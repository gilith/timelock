==> flow/design.v <==
module echo (
    input clk,
    output tx_serial,
    input rx_serial
);
    wire tx_ready;
    reg new_putbyte = 0;
    reg [7:0] putbyte;
    uart_transmitter uart_tx (
        .clk (clk),
        .uart_tx (tx_serial),
        .rx_new_byte (new_putbyte),
        .rx_byte (putbyte),
        .tx_ready (tx_ready)
    );
    wire new_getbyte;
    wire [7:0] getbyte;
    uart_receiver uart_rx (
        .clk (clk),
        .uart_rx (rx_serial),
        .tx_new_byte (new_getbyte),
        .tx_byte (getbyte)
    );
    always @(posedge clk)
    begin
        new_putbyte <= 0;
        if (new_getbyte)
        begin
            if (tx_ready)
            begin
                new_putbyte <= 1;
                putbyte <= getbyte;
            end
        end
    end
endmodule
module uart_receiver # (
	parameter comm_clk_frequency = 100000000,
	parameter baud_rate = 115200
) (
	input clk,
	input uart_rx,
	output reg tx_new_byte = 1'b0,
	output reg [7:0] tx_byte = 8'd0
);
	localparam [15:0] baud_delay = (comm_clk_frequency / baud_rate) - 1;
	wire rx;
	uart_filter uart_fitler_blk (
		.clk (clk),
		.uart_rx (uart_rx),
		.tx_rx (rx)
	);
	reg old_rx = 1'b1, idle = 1'b1;
	reg [15:0] delay_cnt = 16'd0;
	reg [8:0] incoming = 9'd0;
	always @ (posedge clk)
	begin
		old_rx <= rx;
		tx_new_byte <= 1'b0;
		delay_cnt <= delay_cnt + 16'd1;
		if (delay_cnt == baud_delay)
			delay_cnt <= 0;
		if (idle && old_rx && !rx)     
		begin
			idle <= 1'b0;
			incoming <= 9'd511;
			delay_cnt <= 16'd0;    
		end
		else if (!idle && (delay_cnt == (baud_delay >> 1)))
		begin
			incoming <= {rx, incoming[8:1]};     
			if (incoming == 9'd511 && rx)        
				idle <= 1'b1;
			if (!incoming[0])     
			begin
				idle <= 1'b1;
				if (rx)
				begin
					tx_new_byte <= 1'b1;
					tx_byte <= incoming[8:1];
				end
			end
		end
	end
endmodule
module uart_filter (
	input clk,
	input uart_rx,
	output reg tx_rx = 1'b0
);
	reg rx, meta;
	always @ (posedge clk)
		{rx, meta} <= {meta, uart_rx};
	wire sample0 = rx;
	reg sample1, sample2;
	always @ (posedge clk)
	begin
		{sample2, sample1} <= {sample1, sample0};
		if ((sample2 & sample1) | (sample1 & sample0) | (sample2 & sample0))
			tx_rx <= 1'b1;
		else
			tx_rx <= 1'b0;
	end
endmodule
module uart_transmitter # (
	parameter comm_clk_frequency = 100000000,
	parameter baud_rate = 115200
) (
	input clk,
	output uart_tx,
	input rx_new_byte,
	input [7:0] rx_byte,
	output tx_ready
);
	localparam [15:0] baud_delay = (comm_clk_frequency / baud_rate) - 1;
	reg [15:0] delay_cnt = 16'd0;
	reg [9:0] state = 10'd1023, outgoing = 10'd1023;
	assign uart_tx = outgoing[0];
	assign tx_ready = state[0] & ~rx_new_byte;
	always @ (posedge clk)
	begin
		delay_cnt <= delay_cnt + 16'd1;
		if (delay_cnt >= baud_delay)
		begin
			delay_cnt <= 16'd0;
			state <= {1'b1, state[9:1]};
			outgoing <= {1'b1, outgoing[9:1]};
		end
		if (rx_new_byte && state[0])
		begin
			delay_cnt <= 16'd0;
			state <= 10'd0;
			outgoing <= {1'b1, rx_byte, 1'b0};
		end
	end
endmodule
# ---- Tool chain data of echo
# Tool output for the design above, in the order of the flow.
# Line numbers count from 1 in the design file above.
# Operators carry their Yosys type and port widths (W data, S select, Z words).
# Library cell names are shortened.
# The mark -- stands for no value.
dict set report setup {
  top {echo}
  clock_port {clk}
  library {sky130hd}
  pvt_corner {tt_025C_1v80}
}

# ---- Word-level counts
# Source: Yosys, flattened and elaborated, memories not mapped. Widths are those after wreduce. Registers that Yosys merges into a memory's read port (data or address) are not register bits. Print and check cells do not count.
dict set report word_totals {
  mem_bits_ro 0
  word_cells 55
  clocked_rd_ports_x_width 0
  ram_bits 0
  register_bits 85
  memories 0
  latchBits 0
}
dict set report op_classes {
  div 0
  n_shift 0
  eq_ne 4
  logic 10
  muxes 7
  cmp 1
  n_addsub 2
  reduce_and_logical 14
  n_mul 0
}
# cell n
set op_table {}
lappend op_table {{$add A16 B1 Y16 const B} 2}
lappend op_table {{$mux W9} 2}
lappend op_table {{$ge A16 B10 Y1 const B} 1}
lappend op_table {{$eq A16 B10 Y1 const B} 1}
lappend op_table {{$eq A16 B9 Y1 const B} 1}
lappend op_table {{$eq A9 B9 Y1 const B} 1}
lappend op_table {{$logic_and A1 B1 Y1} 5}
lappend op_table {{$mux W1} 5}
lappend op_table {{$and A1 B1 Y1} 4}
lappend op_table {{$not A1 Y1} 4}
lappend op_table {{$reduce_and A2 Y1} 2}
lappend op_table {{$reduce_or A2 Y1} 2}
lappend op_table {{$reduce_and A4 Y1} 1}
lappend op_table {{$reduce_or A3 Y1} 1}
lappend op_table {{$or A1 B1 Y1} 2}
lappend op_table {{$logic_not A1 Y1} 2}
lappend op_table {{$ne A2 B2 Y1 const B} 1}
lappend op_table {{$reduce_bool A2 Y1} 1}

# ---- Depth
# Longest topological path by Yosys (ltp), each cell counted once; first at word level (registers and memories cut), then after technology mapping (sequential cells cut; the memories' decode and read muxes count).
dict set report logic_depth {
  word_depth 4
  ABC_AREA 0
  depth_mapped 7
}

# ---- Synthesis result
# Source: synth_stat.txt of the flow (Yosys; design flattened, memories mapped). It holds for the ABC_AREA given above (unset counts as 0); a run with the other value may have another netlist.
# The area totals of this step are shown rounded.
# type n
set types {}
lappend types {dfxtp_1 61}
lappend types {edfxtp_1 24}
lappend types {xnor2_1 16}
lappend types {nand2_1 37}
lappend types {nor2_1 33}
lappend types {mux2i_1 9}
lappend types {a22o_1 9}
lappend types {nand3_1 11}
lappend types {xor2_1 6}
lappend types {o21ai_0 8}
lappend types {ha_1 3}
lappend types {nor4_1 6}
lappend types {nor4_2 3}
lappend types {buf_6 3}
lappend types {nand4_1 5}
lappend types {nor3b_1 4}
lappend types {nor3_1 5}
lappend types {nand4_4 1}
# Other cell types: 21; their cells: 29.
dict set report synth_totals {
  cell_count 273
  sequential_area_um2 1900
  ffs 85
  n_buf 7
  yosys_area_um2 3100
}
# By module: a second synthesis without flattening, with its own total; a netlist apart from the flattened one above.
dict set report unflattened {
  hier_cells 275
  area_unflattened_um2 3200
}
# Each row is one instance without its submodules.
# mod instances cells mod_area_um2 seq_area_um2
set modules {}
lappend modules {uart_receiver 1 134 1500 800}
lappend modules {uart_transmitter 1 124 1300 780}
lappend modules {echo 1 11 270 260}
lappend modules {uart_filter 1 6 110 100}

# ---- Timing after synthesis
# OpenSTA on the mapped netlist: ideal clock, no wires. The path of least setup slack (recovery checks aside). Input and output delay are each 20% of the period. Register names are those of the netlist, which keeps one name where synthesis merged equal registers.
dict set report synth_path {
  kind {reg-to-reg}
  start {register uart_rx.delay_cnt[0]}
  end {register uart_rx.tx_byte[0]}
  stages 6
  delay_ns 2.269
  launch_ns 0.000
  path_slack_ns 0.380
  t_required_ns 2.265
  setup_time_ns 0.385
  arrival_ns 1.884
  period_ns 2.65
  period_less_setup_slack_ns 2.27
}
# "delay_ns" is the arrival time less input delay plus setup time.
# "stages": output pins that drive a net of the path, with the launching flip-flop's if there is one; two outputs of one cell count as two.
# "period_less_setup_slack_ns" = period - worst setup slack (recovery checks aside). The figure is calculated, with input and output delays left at 20% of the set period.
# Between the ends stands the longest chain of elaborated cells between them, by number of cells; it is not shown to be the way that was timed. Of several equally long chains one is given.
# Each line given opens the expression or statement behind the cell; cells for indexed reads and writes are added by Yosys, which also makes memories of some case tables.
# At most two assigning lines are given for a register; there are more.
dict set report synth_via {
  path_cell_list {dfxtp_1 -> ha_1 -> nor4bb_1 -> nand4_1 -> buf_6 -> nor3b_1}
  elab_chain_cells 3
}
# item line_no
set synth_lines {}
lappend synth_lines {{from (decl)} 54} ;# reg [15:0] delay_cnt = 16'd0;
lappend synth_lines {{from (assign)} 60} ;# delay_cnt <= delay_cnt + 16'd1;
lappend synth_lines {{from (assign)} 62} ;# delay_cnt <= 0;
lappend synth_lines {{$eq A16 B9 Y1} 69} ;# else if (!idle && (delay_cnt == (baud_delay >> 1)))
lappend synth_lines {{$logic_and A1 B1 Y1} 69}
lappend synth_lines {{$reduce_and A4 Y1} --}
lappend synth_lines {{to (assign)} 80} ;# tx_byte <= incoming[8:1];
lappend synth_lines {{to (decl)} 44} ;# output reg [7:0] tx_byte = 8'd0

# ---- Timing after layout
# Path of least setup slack in the final report of run A (OpenROAD, finished layout, wires in). Where an end is a register, its clock arrival counts in the times.
dict set report layout_path {
  kind {reg-to-reg}
  start {register uart_rx.delay_cnt[0]}
  end {register uart_rx.tx_byte[2]}
  stages 6
  arrival_ns 1.97
  launch_ns 0.34
  t_required_ns 2.55
  period_ns 2.49
  setup_time_ns 0.28
  path_slack_ns 0.58
}
# Between the ends stands the longest chain of elaborated cells between them, by number of cells; it is not shown to be the way that was timed. Of several equally long chains one is given.
# At most two assigning lines are given for a register; there are more.
dict set report layout_via {
  path_cell_list {dfxtp_1 -> ha_1 -> nor4bb_1 -> nand4_1 -> nor3b_1 -> buf_4}
  elab_chain_cells 3
}
# item line_no
set layout_lines {}
lappend layout_lines {{from (decl)} 54} ;# reg [15:0] delay_cnt = 16'd0;
lappend layout_lines {{from (assign)} 60} ;# delay_cnt <= delay_cnt + 16'd1;
lappend layout_lines {{from (assign)} 62} ;# delay_cnt <= 0;
lappend layout_lines {{$eq A16 B9 Y1} 69} ;# else if (!idle && (delay_cnt == (baud_delay >> 1)))
lappend layout_lines {{$logic_and A1 B1 Y1} 69}
lappend layout_lines {{$reduce_and A4 Y1} --}
lappend layout_lines {{to (assign)} 80} ;# tx_byte <= incoming[8:1];
lappend layout_lines {{to (decl)} 44} ;# output reg [7:0] tx_byte = 8'd0

# Stored flow runs of echo (2 of them; Yosys, OpenROAD, sky130hd). They differ in their settings and are not a sequence. Constraints: input delay and output delay 20% of the set period each, output load 0.01 pF.
# "achieved_period_ns": clock period set for the run, less the worst setup slack. It is reckoned from that one timing run; input and output delays stay at 20% of the period that was set.
# "worstPathTime_ns" is the time allowed to the run's worst setup path (the clock period less input and output delay, where it has them) less its slack. Clock arrival times count: a late capture clock shortens it, a late launch clock lengthens it.
# "fin_power_mw" is the tool's figure for a default switching activity; nothing was simulated.
# The measured numbers are rounded.
run="run A" settings period_ns=2.49 CORE_UTILIZATION=72 CAP_MARGIN=20 CORE_MARGIN=2 SLEW_MARGIN=20
run="run A" results synth_area_um2=3100 dieArea_um2=4900 finish.stdcell_area_um2=3400 utilization_pct=83 worstSetupSlack_ns=0.58 tns_ns=0.000 hold_ws_ns=0.33 fin_power_mw=2.8 achieved_period_ns=1.906 worstPathTime_ns=1.91 critical_path_kind="reg-to-reg"
run="run B" settings period_ns=3.55 CORE_UTILIZATION=72 PLACE_DENSITY=0.77 HOLD_SLACK_MARGIN=0.2 CORE_ASPECT_RATIO=1.34 CORE_MARGIN=10 CELL_PAD_IN_SITES_GLOBAL_PLACEMENT=1 GPL_ROUTABILITY_DRIVEN=0 CTS_CLUSTER_SIZE=97 SLEW_MARGIN=30 MIN_ROUTING_LAYER="met1" CAP_MARGIN=20
run="run B" outcome="stopped before the end: placement reported GPL-0301"
